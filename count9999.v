==> flow/design.v <==
module BCD#(parameter N=7)(
input iclk,
input irst,
input [3:0] iBCD,
output [N-1:0] oSeg
);
reg [N-1:0]rsalida_D;
reg [N-1:0]rsalida_Q;
assign oSeg=rsalida_Q; 
always @(posedge iclk )
begin
     rsalida_Q <= rsalida_D;
end 
always @ *
begin
case (iBCD)
4'd0 : rsalida_D = 7'b0000001;
4'd1 : rsalida_D = 7'b1001111;
4'd2 : rsalida_D = 7'b0010010;
4'd3 : rsalida_D = 7'b0000110;
4'd4 : rsalida_D = 7'b1001100;
4'd5 : rsalida_D = 7'b0100100;
4'd6 : rsalida_D = 7'b0100000;
4'd7 : rsalida_D = 7'b0001111;
4'd8 : rsalida_D = 7'b0000000;
4'd9 : rsalida_D = 7'b0000100;
default : rsalida_D = 7'b1111111;
endcase
end
endmodule 
module Count #(parameter N=4)(
input iclk,
input irst,
input iCE,
output [N-1:0] oSalidas,
output oflag
);
reg[N-1:0] rCount_D;
reg[N-1:0] rCount_Q;
reg rflag_Q = 1'd0;
reg rflag_D = 1'd0;
assign oSalidas = rCount_Q;
assign oflag = rflag_Q; 
always @(posedge iclk)
begin
 if (!irst)
  begin
    rCount_Q <= 4'd0;
	 rflag_Q <= 1'd0; 
   end
	else if (iCE)
	  begin
	    rCount_Q <= rCount_D;
		 rflag_Q <= rflag_D; 
	  end
	  else
	  begin
	    rCount_Q <= rCount_Q;  
		 rflag_Q <= rflag_Q; 
	  end
end
always @ *
	begin
	 if (rCount_Q == 4'd9)
	 begin
		rCount_D = 4'd0;
		rflag_D = 1'd1; 
	 end
	 else
	 begin
		rCount_D = rCount_Q + 1'd1;
		rflag_D = 1'd0; 
	 end
	end
endmodule 
module DivF(
   input iclk,
	input irst,
   output oSalidas	  
	 );
reg rSalidaS_div;
reg rSalidaC_div;
reg [25:0] rBitsC;
reg [25:0] rBitsS;
assign oSalidas = rSalidaS_div;
always @(posedge iclk)
begin
    if (!irst)
	 begin
	   rSalidaS_div= 1'd0; 
	   rBitsS <= 1'd0;
	 end 
	 else
    begin
    rSalidaS_div <= rSalidaC_div;
	 rBitsS <= rBitsC;
	 end 
end 
always @ *
begin 
     if (rBitsS==26'd50_000_000)
	  begin 
	    rSalidaC_div = 1'b1;  
	    rBitsC=26'd0;  
	  end 
	  else 
	  begin 
	    rBitsC=rBitsS + 1'b1;  
		 rSalidaC_div=  1'b0;  
	  end  
end 
endmodule
module count9999(
  input iclk,
  input irst,
  output [6:0] oSeg1,
  output [6:0] oSeg2,
  output [6:0] oSeg3,
  output [6:0] oSeg4
  );
wire wiDivFoCount;
wire wflag1;
wire wflag2;
wire wflag3;
wire wflag4;
wire [3:0] oCounter1;
wire [3:0] oCounter2;
wire [3:0] oCounter3;
wire [3:0] oCounter4; 
DivF             Module1(
.iclk (iclk),
.irst (irst),
.oSalidas ( wiDivFoCount)
);
Count  #(.N(4)) UNIDADES(  
.iclk (iclk),
.irst (irst),
.iCE (wiDivFoCount),
.oflag (wflag1),
.oSalidas (oCounter1)
);
Count  #(.N(4)) DECENAS(  
.iclk (iclk),
.irst (irst),
.iCE (wflag1),
.oflag (wflag2),
.oSalidas (oCounter2)
);
Count #(.N(4)) CENTENAS(  
.iclk (iclk),
.irst (irst),
.iCE (wflag2),
.oflag (wflag3),
.oSalidas (oCounter3)
);
Count #(.N(4))  MILLARES( 
.iclk (iclk),
.irst (irst),
.iCE (wflag3),
.oflag (wflag4),
.oSalidas (oCounter4)
);
BCD   #(.N(7))  Display1(
.iclk (iclk),
.irst (irst),
.iBCD (oCounter1),
.oSeg (oSeg1)
);
BCD   #(.N(7))  Display2(
.iclk (iclk),
.irst (irst),
.iBCD (oCounter2),
.oSeg (oSeg2)
);
BCD   #(.N(7))  Display3(
.iclk (iclk),
.irst (irst),
.iBCD (oCounter3),
.oSeg (oSeg3)
);
BCD   #(.N(7))  Display4(
.iclk (iclk),
.irst (irst),
.iBCD (oCounter4),
.oSeg (oSeg4)
);
endmodule 
======== Tool chain data of count9999 ========
What the tools print for count9999, step after step.
Lines are those of the file above, counted from 1.
A cell with -- has no value.
inputs
  design top .............................. count9999
  clock input ............................. iclk
  standard-cell library ................... sky130hd
  library corner .......................... tt_025C_1v80

======== Word level ========
Counts by Yosys on the flattened word-level netlist (proc, flatten, opt, wreduce; memories kept). Register bits leave out memories and registers merged into their read ports (data or address); mux counts leave out enables and synchronous resets folded into registers. Print and check cells are left out. Cells with the same type and inputs are merged into one.
Yosys's memory passes give these memory sizes; they may raise the number of words (mostly to a power of two), join words into wider ones and drop unused or constant bits.
cells by class
  add/sub/neg operators ................... 5
  $mul .................................... 0
  div/mod/pow operators ................... 0
  order comparisons ....................... 0
  eq/ne operators ......................... 5
  shift operators ......................... 0
  multiplexer cells ....................... 8
  bitwise gates (word level) .............. 1
  reduce/logical cells .................... 1
operator list
  kind                                    number
  adder 26 x 1 -> 26 bit with constant B  1
  equality test 26 bit with constant B    1
  adder 4 x 1 -> 4 bit with constant B    4
  equality test 4 bit with constant B     4
  two-way mux 4 bit                       4
  two-way mux 1 bit                       4
  OR reduction 2 bit                      1
  NOT 1 bit                               1
word-level totals
  register bits after elaboration ......... 46
  latch bits .............................. 0
  bits in writable memories ............... 0
  ROM bits ................................ 448
  word width x clocked read ports ......... 28
  memories kept ........................... 4
  input bits .............................. 2
  output and inout port bits .............. 28
  elaborated cells ........................ 33
memories
  name              depth  width  rd ports  write ports  line  text
  (name not given)  16     7      1         0            16    case (iBCD)
  (name not given)  16     7      1         0            16
  (name not given)  16     7      1         0            16
  (name not given)  16     7      1         0            16

======== Longest topological paths ========
Yosys ltp: most cells in a row. Word level: on the elaborated netlist, between registers, memories and ports. Mapped: between sequential cells and ports; inverters and the memories' decode and read muxes count.
logic depth
  depth in word-level cells ............... 2
  ABC_AREA ................................ 0
  mapped depth ............................ 6
  mapped depth without buffers ............ 6

======== Mapped cells and area ========
Yosys stat after the flow's synthesis: flattened, memories mapped to cells. It holds for the ABC_AREA given above (unset counts as 0); a run with the other value may have another netlist.
The area totals of this step are shown rounded.
cells by type
  cell type                  number  area in all (µm²)
  sky130_fd_sc_hd__dfxtp_1   74      1.48E+03
  sky130_fd_sc_hd__ha_1      22      275.264
  sky130_fd_sc_hd__nand2_1   45      168.912
  sky130_fd_sc_hd__nor2_1    44      165.158
  sky130_fd_sc_hd__a21oi_1   30      150.144
  sky130_fd_sc_hd__o21ai_0   27      135.13
  sky130_fd_sc_hd__xnor2_1   11      96.342
  sky130_fd_sc_hd__nand2b_1  13      81.328
  sky130_fd_sc_hd__inv_1     21      78.826
  sky130_fd_sc_hd__mux2i_1   7       70.067
  sky130_fd_sc_hd__clkbuf_1  15      56.304
  sky130_fd_sc_hd__nor2b_1   9       56.304
  sky130_fd_sc_hd__nand3_1   10      50.048
  sky130_fd_sc_hd__or3_1     8       50.048
  sky130_fd_sc_hd__a21boi_0  6       45.043
  sky130_fd_sc_hd__nand4_1   6       37.536
  sky130_fd_sc_hd__o31ai_1   5       37.536
  sky130_fd_sc_hd__or4_1     5       37.536
Other cell types: 18; their cells: 47.
synthesis totals
  cell count .............................. 405
  mapped area ............................. 3440 µm²
  area of sequential cells ................ 1480 µm²
  flip-flop cells ......................... 74
  buffer cells ............................ 19
By module: a second synthesis without flattening, with its own total; a netlist apart from the flattened one above.
second synthesis, totals
  cells (unflattened synthesis) ........... 417
  area (unflattened synthesis) ............ 3680 µm²
Each row is one instance without its submodules.
by module
  module       times used  cells  area (µm²)  sequential area (µm²)
  BCD (N=7)    4           40     350         140
  DivF         1           165    1390        541
  Count (N=4)  4           23     223         100
  count9999    1           0      0.0         0.0

======== Path before layout ========
Path of least setup slack by OpenSTA after synthesis, without wires, with an ideal clock, recovery checks aside; 20% of the period is set as input and as output delay. Where synthesis merged equal registers, the netlist keeps one of their names.
path after synthesis
  path kind ............................... flip-flop to flip-flop
  start ................................... register Module1.rBitsS[0]
  end ..................................... register Module1.rBitsS[20]
  period .................................. 2.0 ns
  setup time .............................. 0.070 ns
  time at the first pin ................... 0.000 ns
  data arrival time ....................... 1.829 ns
  data required time ...................... 1.930 ns
  setup slack ............................. 0.101 ns
  path delay .............................. 1.899 ns
  stages .................................. 6
  path buffers ............................ 0
  period reached after synthesis .......... 1.899 ns
"path delay" = arrival - input delay + setup time.
"stages" counts driving pins, that of a launching flip-flop among them; a cell with two outputs on the path counts twice.
"period reached after synthesis" = period - worst setup slack (recovery checks aside). The figure is calculated, with input and output delays left at 20% of the set period.
Between the ends stands the longest chain of elaborated cells between them, by number of cells; it is not shown to be the way that was timed. Of several equally long chains one is given.
A line is the first line of the expression or statement that the cell stems from. Yosys adds cells for indexed reads and writes and turns some case tables into memories.
between the ends, after synthesis
  path through ............................ sky130_fd_sc_hd__dfxtp_1 > sky130_fd_sc_hd__ha_1 > sky130_fd_sc_hd__nand3_1 > sky130_fd_sc_hd__or4_4 > sky130_fd_sc_hd__or4_1 > sky130_fd_sc_hd__a21oi_1
  length of the longest elaborated chain .. 2
  elaborated cells between the ends (all ways) .. 3
  source lines of those cells ............. 2
  those cells by class .................... 1 x add/sub; 1 x eq/ne; 1 x reduce/logical
RTL lines, path after synthesis
  item                  line  text
  start: declaration    84    reg [25:0] rBitsS;
  start: assignment     91    rBitsS <= 1'd0;
  start: assignment     96    rBitsS <= rBitsC;
  equality test 26 bit  101   if (rBitsS==26'd50_000_000)
  OR reduction 2 bit    --
  end: assignment       91
  end: assignment       96
  end: declaration      84

======== Worst path after layout ========
Path of least setup slack in the final report of flow run A (OpenROAD, finished layout, wires in). Where an end is a register, its clock arrival counts in the times.
path post-layout
  path kind ............................... flip-flop to flip-flop
  start ................................... register Module1.rBitsS[0]
  end ..................................... register Module1.rBitsS[18]
  period .................................. 2.23 ns
  setup time .............................. 0.06 ns
  time at the first pin ................... 0.34 ns
  data arrival time ....................... 2.38 ns
  data required time ...................... 2.50 ns
  setup slack ............................. 0.12 ns
  stages .................................. 7
  path buffers ............................ 1
Between the ends stands the longest chain of elaborated cells between them, by number of cells; it is not shown to be the way that was timed. Of several equally long chains one is given.
between the ends, post-layout
  path through ............................ sky130_fd_sc_hd__dfxtp_1 > sky130_fd_sc_hd__ha_2 > sky130_fd_sc_hd__nand3_1 > sky130_fd_sc_hd__or4_4 > sky130_fd_sc_hd__buf_6 > sky130_fd_sc_hd__or3_1 > sky130_fd_sc_hd__a21oi_1
  length of the longest elaborated chain .. 2
  elaborated cells between the ends (all ways) .. 3
  source lines of those cells ............. 2
  those cells by class .................... 1 x add/sub; 1 x eq/ne; 1 x reduce/logical
RTL lines, path post-layout
  item                  line  text
  start: declaration    84    reg [25:0] rBitsS;
  start: assignment     91    rBitsS <= 1'd0;
  start: assignment     96    rBitsS <= rBitsC;
  equality test 26 bit  101   if (rBitsS==26'd50_000_000)
  OR reduction 2 bit    --
  end: assignment       91
  end: assignment       96
  end: declaration      84

Ticket comment

Record of 2 stored runs of the RTL-to-layout flow on count9999, platform sky130hd. The runs are unordered. Constraints: input delay and output delay 20% of the set period each, output load 0.01 pF.
"power consumption" is the tool's figure for a default switching activity; nothing was simulated.
The results are shown rounded.

======== flow run A ========
==> flow/run.sh <==
#!/bin/bash
# the make line also repeats the synthesis and layout settings of config.mk as NAME=value (left out here)
make -C /OpenROAD-flow-scripts/flow DESIGN_CONFIG=/design/flow/config.mk WORK_HOME=/design/flow/orfs CLKGATE_MAP_FILE= finish
==> flow/config.mk <==
export PLATFORM = sky130hd
export DESIGN_NAME = count9999
export DESIGN_NICKNAME = count9999
export VERILOG_FILES = /design/flow/design.v
export SDC_FILE = /design/flow/constraint.sdc
export NUM_CORES = 4
export LEC_CHECK = 0
export CAP_MARGIN = 20
export CORE_MARGIN = 2
export CORE_UTILIZATION = 72
export CTS_CLUSTER_SIZE = 20
export GPL_ROUTABILITY_DRIVEN = 0
export GPL_TIMING_DRIVEN = 0
export MAX_ROUTING_LAYER = met5
export PLACE_DENSITY_LB_ADDON = 0.09
export SLEW_MARGIN = 20
==> flow/constraint.sdc <==
create_clock -name core_clock -period 2.23 [get_ports {iclk}]
set_input_delay 0.4460 -clock core_clock [delete_from_list [all_inputs] [get_ports {iclk}]]
set_output_delay 0.4460 -clock core_clock [all_outputs]
set_load 0.01 [all_outputs]

-------- measured, flow run A --------
  cell area after synthesis ............... 3440 µm²
  die footprint ........................... 5350 µm²
  standard-cell area of the final layout .. 4000 µm²
  worst slack on setup checks ............. 0.124 ns
  power consumption ....................... 2.41 mW

======== flow run B ========
==> flow/run.sh <==
#!/bin/bash
# the make line also repeats the synthesis and layout settings of config.mk as NAME=value (left out here)
make -C /OpenROAD-flow-scripts/flow DESIGN_CONFIG=/design/flow/config.mk WORK_HOME=/design/flow/orfs CLKGATE_MAP_FILE= finish
==> flow/config.mk <==
export PLATFORM = sky130hd
export DESIGN_NAME = count9999
export DESIGN_NICKNAME = count9999
export VERILOG_FILES = /design/flow/design.v
export SDC_FILE = /design/flow/constraint.sdc
export NUM_CORES = 4
export LEC_CHECK = 0
export CAP_MARGIN = 20
export CELL_PAD_IN_SITES_DETAIL_PLACEMENT = 2
export CORE_ASPECT_RATIO = 1.54
export CORE_MARGIN = 10
export CORE_UTILIZATION = 46
export CTS_CLUSTER_SIZE = 65
export MAX_ROUTING_LAYER = met4
export PLACE_DENSITY_LB_ADDON = 0.2
export SETUP_SLACK_MARGIN = 0.17
export SLEW_MARGIN = 20
export TNS_END_PERCENT = 30
==> flow/constraint.sdc <==
create_clock -name core_clock -period 1.38 [get_ports {iclk}]
set_input_delay 0.2760 -clock core_clock [delete_from_list [all_inputs] [get_ports {iclk}]]
set_output_delay 0.2760 -clock core_clock [all_outputs]
set_load 0.01 [all_outputs]

-------- flow run B --------
  stopped before the end: placement reported DPL-0033
